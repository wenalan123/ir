==> flow/design.v <==
module  IR(
        input                   CLOCK_50                ,
        input                   s_rst_n                 ,
        input                   IRDA_RXD                ,
        output  wire  [ 6: 0]   HEX0                    ,
        output  wire  [ 6: 0]   HEX1                    ,
        output  wire  [ 6: 0]   HEX2                    ,
        output  wire  [ 6: 0]   HEX3                    ,
        output  wire  [ 6: 0]   HEX4                    ,
        output  wire  [ 6: 0]   HEX5                    ,
        output  wire  [ 6: 0]   HEX6                    ,
        output  wire  [ 6: 0]   HEX7                        
);
wire                            ir_dout_vld                     ;
wire    [31: 0]                 ir_dout                         ; 
reg     [ 1: 0]                 rst_r                           ;
wire                            rst_n                           ; 
always  @(posedge CLOCK_50 or negedge s_rst_n) begin
        if(s_rst_n == 1'b0)
            rst_r       <=      'd0;
        else
            rst_r       <=      {rst_r[0],1'b1};
end
assign      rst_n       =       rst_r[1];
ir_decode   ir_decode_inst(
        .clk                    (CLOCK_50               ),
        .rst_n                  (rst_n                  ),
        .ir_din                 (IRDA_RXD               ),
        .ir_dout                (ir_dout                ),
        .ir_dout_vld            (ir_dout_vld            )
);
smg smg_inst(
        .clk                    (CLOCK_50               ),
        .rst_n                  (rst_n                  ),
        .ir_data                (ir_dout                ),
        .ir_data_vld            (ir_dout_vld            ),
        .HEX0                   (HEX0                   ),
        .HEX1                   (HEX1                   ),
        .HEX2                   (HEX2                   ),
        .HEX3                   (HEX3                   ),
        .HEX4                   (HEX4                   ),
        .HEX5                   (HEX5                   ),
        .HEX6                   (HEX6                   ),
        .HEX7                   (HEX7                   )
);
endmodule
module  ir_decode(
        input                   clk                     ,
        input                   rst_n                   ,
        input                   ir_din                  ,
        output  reg   [31: 0]   ir_dout                 ,
        output  reg             ir_dout_vld 
);
parameter   MIN_9MS     =       19'd325_000                     ; 
parameter   MAX_9MS     =       19'd495_000                     ; 
parameter   MIN_4_5MS   =       19'd152_500                     ; 
parameter   MAX_4_5MS   =       19'd277_500                     ; 
parameter   MIN_560US   =       19'd20_000                      ; 
parameter   MAX_560US   =       19'd35_000                      ; 
parameter   MIN_1690US  =       19'd75_000                      ; 
parameter   MAX_1690US  =       19'd90_000                      ; 
parameter   IDLE        =       4'b0001                         ;
parameter   CHECK_T9MS  =       4'b0010                         ;
parameter   CHECK_T4_5MS=       4'b0100                         ;
parameter   DATA_DECODE =       4'b1000                         ;
reg     [ 3: 0]                 state_c                         ;
reg     [ 3: 0]                 state_n                         ;
reg     [ 3: 0]                 ir_din_r                        ;
wire                            ir_l2h                          ;
wire                            ir_h2l                          ; 
reg     [18: 0]                 cnt_clk                         ; 
wire                            add_cnt_clk                     ;
wire                            end_cnt_clk                     ; 
reg     [31: 0]                 cnt_data                        ;
wire                            add_cnt_data                    ;
wire                            end_cnt_data                    ;
wire                            check_9ms_start                 ;
wire                            check_4_5ms_start               ;
wire                            data_decode_start               ;
wire                            idle_start                      ; 
wire                            check_9ms_ok                    ; 
wire                            check_4_5ms_ok                  ; 
wire                            check_560us_ok                  ; 
wire                            check_1690us_ok                 ; 
always  @(posedge clk or negedge rst_n) begin
        if(rst_n == 1'b0)
            ir_din_r    <=      'd0;
        else
            ir_din_r    <=      {ir_din_r[2:0],ir_din}; 
end
assign  ir_h2l      =       (!ir_din_r[2]) && ir_din_r[3];
assign  ir_l2h      =       ir_din_r[2] && (!ir_din_r[3]);
always @(posedge clk or negedge rst_n)begin
    if(!rst_n)begin
        cnt_clk <= 0;
    end
    else if(add_cnt_clk)begin
        if(end_cnt_clk)
            cnt_clk <= 0;
        else
            cnt_clk <= cnt_clk + 1'b1;
    end
end
assign  add_cnt_clk     =       (state_c != IDLE);  
assign  end_cnt_clk     =       add_cnt_clk && (ir_h2l || ir_l2h);   
assign  check_9ms_ok    =       (state_c == CHECK_T9MS) && (cnt_clk >= MIN_9MS) && (cnt_clk <= MAX_9MS);   
assign  check_4_5ms_ok  =       (state_c == CHECK_T4_5MS) && (cnt_clk >= MIN_4_5MS) && (cnt_clk <= MAX_4_5MS);
assign  check_560us_ok  =       (state_c == DATA_DECODE) && (cnt_clk >= MIN_560US) && (cnt_clk <= MAX_560US);
assign  check_1690us_ok =       (state_c == DATA_DECODE) && (cnt_clk >= MIN_1690US) && (cnt_clk <= MAX_1690US);
always@(posedge clk or negedge rst_n)begin
    if(!rst_n)begin
        state_c <= IDLE;
    end
    else begin
        state_c <= state_n;
    end
end
always@(*)begin
    case(state_c)
        IDLE:begin
            if(check_9ms_start)begin  
                state_n = CHECK_T9MS;
            end
            else begin
                state_n = state_c;
            end
        end
        CHECK_T9MS:begin
            if(check_4_5ms_start)begin   
                state_n = CHECK_T4_5MS;
            end
            else if(ir_l2h && (!check_9ms_ok))begin  
                state_n = IDLE;
            end
            else begin
                state_n = state_c;   
            end
        end
        CHECK_T4_5MS:begin
            if(data_decode_start)begin 
                state_n = DATA_DECODE;
            end
            else if(ir_h2l && (!check_4_5ms_ok))begin
                state_n = IDLE;
            end
            else begin
                state_n = state_c;
            end
        end
        DATA_DECODE:begin
            if(idle_start)begin
                state_n = IDLE;
            end
            else begin
                state_n = state_c;
            end
        end
        default:begin
            state_n = IDLE;
        end
    endcase
end
assign  check_9ms_start         =       (state_c == IDLE) && ir_h2l;
assign  check_4_5ms_start       =       (state_c == CHECK_T9MS) && ir_l2h && check_9ms_ok;
assign  data_decode_start       =       (state_c == CHECK_T4_5MS) && ir_h2l && check_4_5ms_ok;
assign  idle_start              =       (state_c == DATA_DECODE) && ((ir_l2h && !check_560us_ok) || (ir_h2l && !check_560us_ok && !check_1690us_ok) || ir_dout_vld);
always @(posedge clk or negedge rst_n)begin
    if(!rst_n)begin
        cnt_data <= 0;
    end
    else if(add_cnt_data)begin
        if(end_cnt_data)
            cnt_data <= 0;
        else
            cnt_data <= cnt_data + 1;
    end
end
assign add_cnt_data = (state_c == DATA_DECODE) && ir_h2l; 
assign end_cnt_data = ((state_c == DATA_DECODE) && ((ir_l2h && !check_560us_ok) || (ir_h2l && !check_560us_ok && !check_1690us_ok))) || (add_cnt_data && (cnt_data == 32-1));   
always  @(posedge clk or negedge rst_n) begin
        if(rst_n == 1'b0)
            ir_dout_vld     <=      1'b0;
        else if(add_cnt_data && (cnt_data == 32-1))
            ir_dout_vld     <=      1'b1;
        else
            ir_dout_vld     <=      1'b0;
end
always  @(posedge clk or negedge rst_n) begin
        if(rst_n == 1'b0)
            ir_dout     <=      'd0;
        else if(add_cnt_data)
            if(check_560us_ok)
                ir_dout[cnt_data]   <=      1'b0;
            else if(check_1690us_ok)
                ir_dout[cnt_data]   <=      1'b1;
end
endmodule
module  smg(
        input                   clk                     ,
        input                   rst_n                   ,
        input         [31: 0]   ir_data                 ,
        input                   ir_data_vld             ,
        output  wire  [ 6: 0]   HEX0                    ,
        output  wire  [ 6: 0]   HEX1                    ,
        output  wire  [ 6: 0]   HEX2                    ,
        output  wire  [ 6: 0]   HEX3                    ,
        output  wire  [ 6: 0]   HEX4                    ,
        output  wire  [ 6: 0]   HEX5                    ,
        output  wire  [ 6: 0]   HEX6                    ,
        output  wire  [ 6: 0]   HEX7                    
);
reg     [ 3: 0]                 hex_in0                         ;
reg     [ 3: 0]                 hex_in1                         ;
reg     [ 3: 0]                 hex_in2                         ;
reg     [ 3: 0]                 hex_in3                         ;
reg     [ 3: 0]                 hex_in4                         ;
reg     [ 3: 0]                 hex_in5                         ;
reg     [ 3: 0]                 hex_in6                         ;
reg     [ 3: 0]                 hex_in7                         ;
always  @(posedge clk or negedge rst_n) begin
        if(rst_n == 1'b0)
            {hex_in1,hex_in0,hex_in3,hex_in2,hex_in5,hex_in4,hex_in7,hex_in6}   <=      'd0;
        else if(ir_data_vld == 1'b1)
            {hex_in1,hex_in0,hex_in3,hex_in2,hex_in5,hex_in4,hex_in7,hex_in6}   <=     ir_data;
end
smg_decoder smg_decoder_inst0(
        .hex_in                 (hex_in0                ),
        .hex_out                (HEX0                   )
);
smg_decoder smg_decoder_inst1(
        .hex_in                 (hex_in1                ),
        .hex_out                (HEX1                   )
);
smg_decoder smg_decoder_inst2(
        .hex_in                 (hex_in2                ),
        .hex_out                (HEX2                   )
);
smg_decoder smg_decoder_inst3(
        .hex_in                 (hex_in3                ),
        .hex_out                (HEX3                   )
);
smg_decoder smg_decoder_inst4(
        .hex_in                 (hex_in4                ),
        .hex_out                (HEX4                   )
);
smg_decoder smg_decoder_inst5(
        .hex_in                 (hex_in5                ),
        .hex_out                (HEX5                   )
);
smg_decoder smg_decoder_inst6(
        .hex_in                 (hex_in6                ),
        .hex_out                (HEX6                   )
);
smg_decoder smg_decoder_inst7(
        .hex_in                 (hex_in7                ),
        .hex_out                (HEX7                   )
);
endmodule
module  smg_decoder(
        input         [ 3: 0]  hex_in                   ,
        output  reg   [ 6: 0]  hex_out 
);
always  @(*) begin
            case(hex_in)   
                4'h0: hex_out     <=      7'b100_0000;                  
                4'h1: hex_out     <=      7'b111_1001;
                4'h2: hex_out     <=      7'b010_0100;
                4'h3: hex_out     <=      7'b011_0000;
                4'h4: hex_out     <=      7'b001_1001;
                4'h5: hex_out     <=      7'b001_0010;
                4'h6: hex_out     <=      7'b000_0010;
                4'h7: hex_out     <=      7'b111_1000;
                4'h8: hex_out     <=      7'b000_0000;
                4'h9: hex_out     <=      7'b001_0000;
                4'ha: hex_out     <=      7'b000_1000;
                4'hb: hex_out     <=      7'b000_0011;
                4'hc: hex_out     <=      7'b100_0110;
                4'hd: hex_out     <=      7'b010_0001;
                4'he: hex_out     <=      7'b000_0110;
                4'hf: hex_out     <=      7'b000_1110;
                default:
                      hex_out     <=      7'b100_0000;
            endcase
end
endmodule
Reports on IR
The steps from the RTL of IR to its reports follow in flow order. Line numbers count from 1 in the design file above. Operators: Yosys type, input widths -> output width; for muxes data width and select width s. Cell names lack the library's common part. Not given: n/a

Design top: IR. Clock input: CLOCK_50. Standard-cell library: sky130hd. Timing corner: tt_025C_1v80.

Elaborated design
Source: Yosys, flattened and elaborated, memories not mapped. Widths are those after wreduce. Registers that Yosys merges into a memory's read port (data or address) are not register bits. Print and check cells do not count. Equal cells are merged and count once. Memory sizes are those after Yosys's memory passes, which may raise the word count (mostly to a power of two), join words into wider ones and drop unused or constant bits.

Under output and inout bits stands 56. Under input port bits stands 3. Under memories kept stands 8. Under register bits stands 126. The figure for ROM bits is 896. For elaborated cells the number is 100.

Memory list: (name not given) (words 16, bits a word 7, read ports 1, write ports 0, RTL line 264) `case(hex_in)`; (name not given) (words 16, bits a word 7, read ports 1, write ports 0, RTL line 264); (name not given) (words 16, bits a word 7, read ports 1, write ports 0, RTL line 264); (name not given) (words 16, bits a word 7, read ports 1, write ports 0, RTL line 264); (name not given) (words 16, bits a word 7, read ports 1, write ports 0, RTL line 264); (name not given) (words 16, bits a word 7, read ports 1, write ports 0, RTL line 264).

Memories not listed: 2.

The figure for bitwise operators is 4. Shift-type cells: 2. For add/sub/neg operators the number is 3. Multiplexer cells: 12. The figure for $lt $le $gt $ge is 8. For equal/unequal tests the number is 10. Under reductions and logical operators stands 38.

Operators by type and width (count): $mux 32 (3); $shift 1x33->32 const A (2); $or 32x32->32 (2); $le 19x19->1 const B (2); $neg 32->33 (1); $add 32x1->32 const B (1); $and 32x32->32 (1); $eq 32x5->1 const B (1); $not 32->32 (1); $logic_and 1x1->1 (25); $mux 4 (6); $add 19x1->19 const B (1); $ge 19x15->1 const B (1); $le 19x16->1 const B (1); $ge 19x17->1 const B (1); $le 19x17->1 const B (1); $ge 19x18->1 const B (1); $ge 19x19->1 const B (1); $mux 19 (1); $pmux 4 s4 (1); $logic_not 1->1 (6); $ne 3x3->1 const B (2); $logic_or 1x1->1 (4); $ne 2x2->1 const B (2); $eq 4x1->1 const B (1); $ne 4x1->1 const B (1); $eq 4x2->1 const B (1); $eq 4x3->1 const B (1).

Not listed: further kinds 5, cells in them 5.

Depth
Longest topological path by Yosys (ltp), each cell counted once; first at word level (registers and memories cut), then after technology mapping (sequential cells cut; the memories' decode and read muxes count).

The entry for depth in word-level cells reads 11. For ABC_AREA the number is 1. Mapped depth: 21. The figure for gate-level depth less buffers is 21.

Synthesis result
Yosys stat after the flow's synthesis: flattened, memories mapped to cells. It holds for the ABC_AREA given above (unset counts as 0); a run with the other value may have another netlist.

Cell types: dfrtp_1 (count 125, total area 3128 sq um); nand2_1 (count 351, total area 1.32E+03 sq um); inv_1 (count 213, total area 799.517 sq um); ha_1 (count 54, total area 675.648 sq um); nor2_1 (count 172, total area 645.619 sq um); o21ai_0 (count 94, total area 470.451 sq um); nand4_1 (count 69, total area 431.664 sq um); nand3_1 (count 75, total area 375.36 sq um); a21oi_1 (count 62, total area 310.298 sq um); nor3_1 (count 37, total area 185.178 sq um); xor2_1 (count 20, total area 175.168 sq um); clkbuf_1 (count 27, total area 101.347 sq um); nor2_4 (count 9, total area 101.347 sq um); nor2_2 (count 11, total area 68.816 sq um); buf_2 (count 13, total area 65.062 sq um); nor4_1 (count 9, total area 56.304 sq um); nor3_2 (count 5, total area 50.048 sq um); o211ai_1 (count 6, total area 45.043 sq um).

Other cell types: 33; their cells: 80.

The entry for sequential part of the area reads 3154.3 sq um. For buffers the number is 42. Under standard cells after synthesis stands 1432. Mapped area: 9629.2 sq um. The figure for mapped flip-flops is 126.

Timing after synthesis
OpenSTA on the mapped netlist: ideal clock, no wires. The path of least setup slack (recovery checks aside). Input and output delay are each 20% of the period. Register names are those of the netlist, which keeps one name where synthesis merged equal registers.

Path kind: register -> register. Start point: register ir_decode_inst.cnt_data[0]. End point: register (no name shown). The entry for setup slack reads 956 ps. Under arrival time stands 2561 ps. The figure for period is 3630 ps. Under path delay stands 2674 ps. For stages on the path the number is 21. The figure for path buffers is 1. Synthesis period reached: 2674 ps.

"path delay" = arrival - input delay + setup time. "stages on the path" counts driving pins, that of a launching flip-flop among them; a cell with two outputs on the path counts twice. "synthesis period reached" = period - worst setup slack (recovery checks aside). The figure is calculated, with input and output delays left at 20% of the set period. At most two assigning lines are given for a register; there are more.

Path through: dfrtp_1 inv_2 ha_1 inv_1 nor2_1 nand2_1 nand2_1 nand2_2 buf_6 nand3_1 nand2_1 nor2_1 nand2_1 nor2_1 nand3_1 nor2_2 nand4_2 nor3_1 nand4_1 nand2_1 inv_1.

Ends and longest elaborated chain, after synthesis: start, declared (RTL line 74) `reg     [31: 0]                 cnt_data                        ;`; start, assigned (RTL line 169) `cnt_data <= 0;`; start, assigned (RTL line 175) `cnt_data <= cnt_data + 1;`.

Chain of elaborated cells between the ends: none given.

Timing after layout
From the final timing report of flow run 1: the path of least setup slack in the routed layout; clock arrival at registers is part of the times. The report prints the path's times to 10 ps; the period is as set.

Path kind: register -> register. Start point: register ir_decode_inst.cnt_data[0]. End point: register (no name shown). The figure for path buffers is 0. Under arrival time stands 3830 ps. For stages on the path the number is 20. The figure for period is 5790 ps. The entry for setup slack reads 2290 ps.

At most two assigning lines are given for a register; there are more.

Path through: dfrtp_1 inv_2 ha_1 inv_1 nor2_1 nand2_1 nand2_1 nand2_2 inv_2 nand3_1 nor2_1 nor2_1 nor2_1 nand3_1 nor2_2 nand4_4 nor3_2 nand4_1 nand2_1 inv_1.

Ends and longest elaborated chain, post-layout: start, declared (RTL line 74) `reg     [31: 0]                 cnt_data                        ;`; start, assigned (RTL line 169) `cnt_data <= 0;`; start, assigned (RTL line 175) `cnt_data <= cnt_data + 1;`.

Chain of elaborated cells between the ends: none given.

Memo
Re: implementation data of IR

2 stored runs of IR in the flow (synthesis by Yosys, layout by OpenROAD, sky130hd cells), in arbitrary order. Constraints: input delay and output delay 20% of the set period each, output load 0.01 pF. "reached clock period" means the clock period less the worst setup slack. The figure is calculated, with input and output delays left at 20% of the set period. "time used up by the worst setup path" is the time allowed to the run's worst setup path (the clock period less input and output delay, where it has them) less its slack. Clock arrival times count: a late capture clock shortens it, a late launch clock lengthens it. "total power after layout" rests on the timing tool's default activity at the inputs, not on a simulated workload. "time used up by the worst setup path" is known to 10 ps.

Files of flow run 1:
==> flow/run.sh <==
#!/bin/bash
# the make line also repeats the synthesis and layout settings of config.mk as NAME=value (left out here)
make -C /OpenROAD-flow-scripts/flow DESIGN_CONFIG=/design/flow/config.mk WORK_HOME=/design/flow/orfs CLKGATE_MAP_FILE= finish
==> flow/config.mk <==
export PLATFORM = sky130hd
export DESIGN_NAME = IR
export DESIGN_NICKNAME = IR
export VERILOG_FILES = /design/flow/design.v
export SDC_FILE = /design/flow/constraint.sdc
export NUM_CORES = 4
export LEC_CHECK = 0
export ABC_AREA = 1
export CAP_MARGIN = 20
export CORE_MARGIN = 2
export CORE_UTILIZATION = 20
export GPL_ROUTABILITY_DRIVEN = 0
export GPL_TIMING_DRIVEN = 1
export MAX_ROUTING_LAYER = met5
export PLACE_DENSITY = 0.56
export SLEW_MARGIN = 25
==> flow/constraint.sdc <==
create_clock -name core_clock -period 5.79 [get_ports {CLOCK_50}]
set_input_delay 1.1580 -clock core_clock [delete_from_list [all_inputs] [get_ports {CLOCK_50}]]
set_output_delay 1.1580 -clock core_clock [all_outputs]
set_load 0.01 [all_outputs]

Results of flow run 1. The final utilization reads 24.1%. The measured reached clock period is 3504 ps. The worst setup slack after layout reads 2286 ps. The time used up by the worst setup path is 3500 ps. Kind of the worst setup path: register -> register. The total power after layout stands at 2043 uW. The standard-cell area after routing comes to 11461.0 sq um. The area of the die comes to 49916.5 sq um. The area of the synthesized netlist is 9629.2 sq um. The measured setup total negative slack is 0 ps.

Files of flow run 2:
==> flow/run.sh <==
#!/bin/bash
# the make line also repeats the synthesis and layout settings of config.mk as NAME=value (left out here)
make -C /OpenROAD-flow-scripts/flow DESIGN_CONFIG=/design/flow/config.mk WORK_HOME=/design/flow/orfs CLKGATE_MAP_FILE= finish
==> flow/config.mk <==
export PLATFORM = sky130hd
export DESIGN_NAME = IR
export DESIGN_NICKNAME = IR
export VERILOG_FILES = /design/flow/design.v
export SDC_FILE = /design/flow/constraint.sdc
export NUM_CORES = 4
export LEC_CHECK = 0
export ABC_AREA = 1
export CAP_MARGIN = 20
export CORE_MARGIN = 2
export CORE_UTILIZATION = 38
export CTS_CLUSTER_SIZE = 23
export GPL_TIMING_DRIVEN = 1
export PLACE_DENSITY = 0.75
export SETUP_SLACK_MARGIN = 0.53
export SLEW_MARGIN = 0
==> flow/constraint.sdc <==
create_clock -name core_clock -period 2.44 [get_ports {CLOCK_50}]
set_input_delay 0.4880 -clock core_clock [delete_from_list [all_inputs] [get_ports {CLOCK_50}]]
set_output_delay 0.4880 -clock core_clock [all_outputs]
set_load 0.01 [all_outputs]

Results of flow run 2. The area of the die comes to 26629.3 sq um. The standard-cell area after routing comes to 14830.5 sq um. The final utilization reads 59.2%. The total power after layout stands at 4865 uW. The measured reached clock period is 2855 ps. The time used up by the worst setup path is 2860 ps. Kind of the worst setup path: register -> register. The area of the synthesized netlist is 9629.2 sq um. The worst setup slack after layout reads -415 ps. The measured setup total negative slack is -8664 ps.
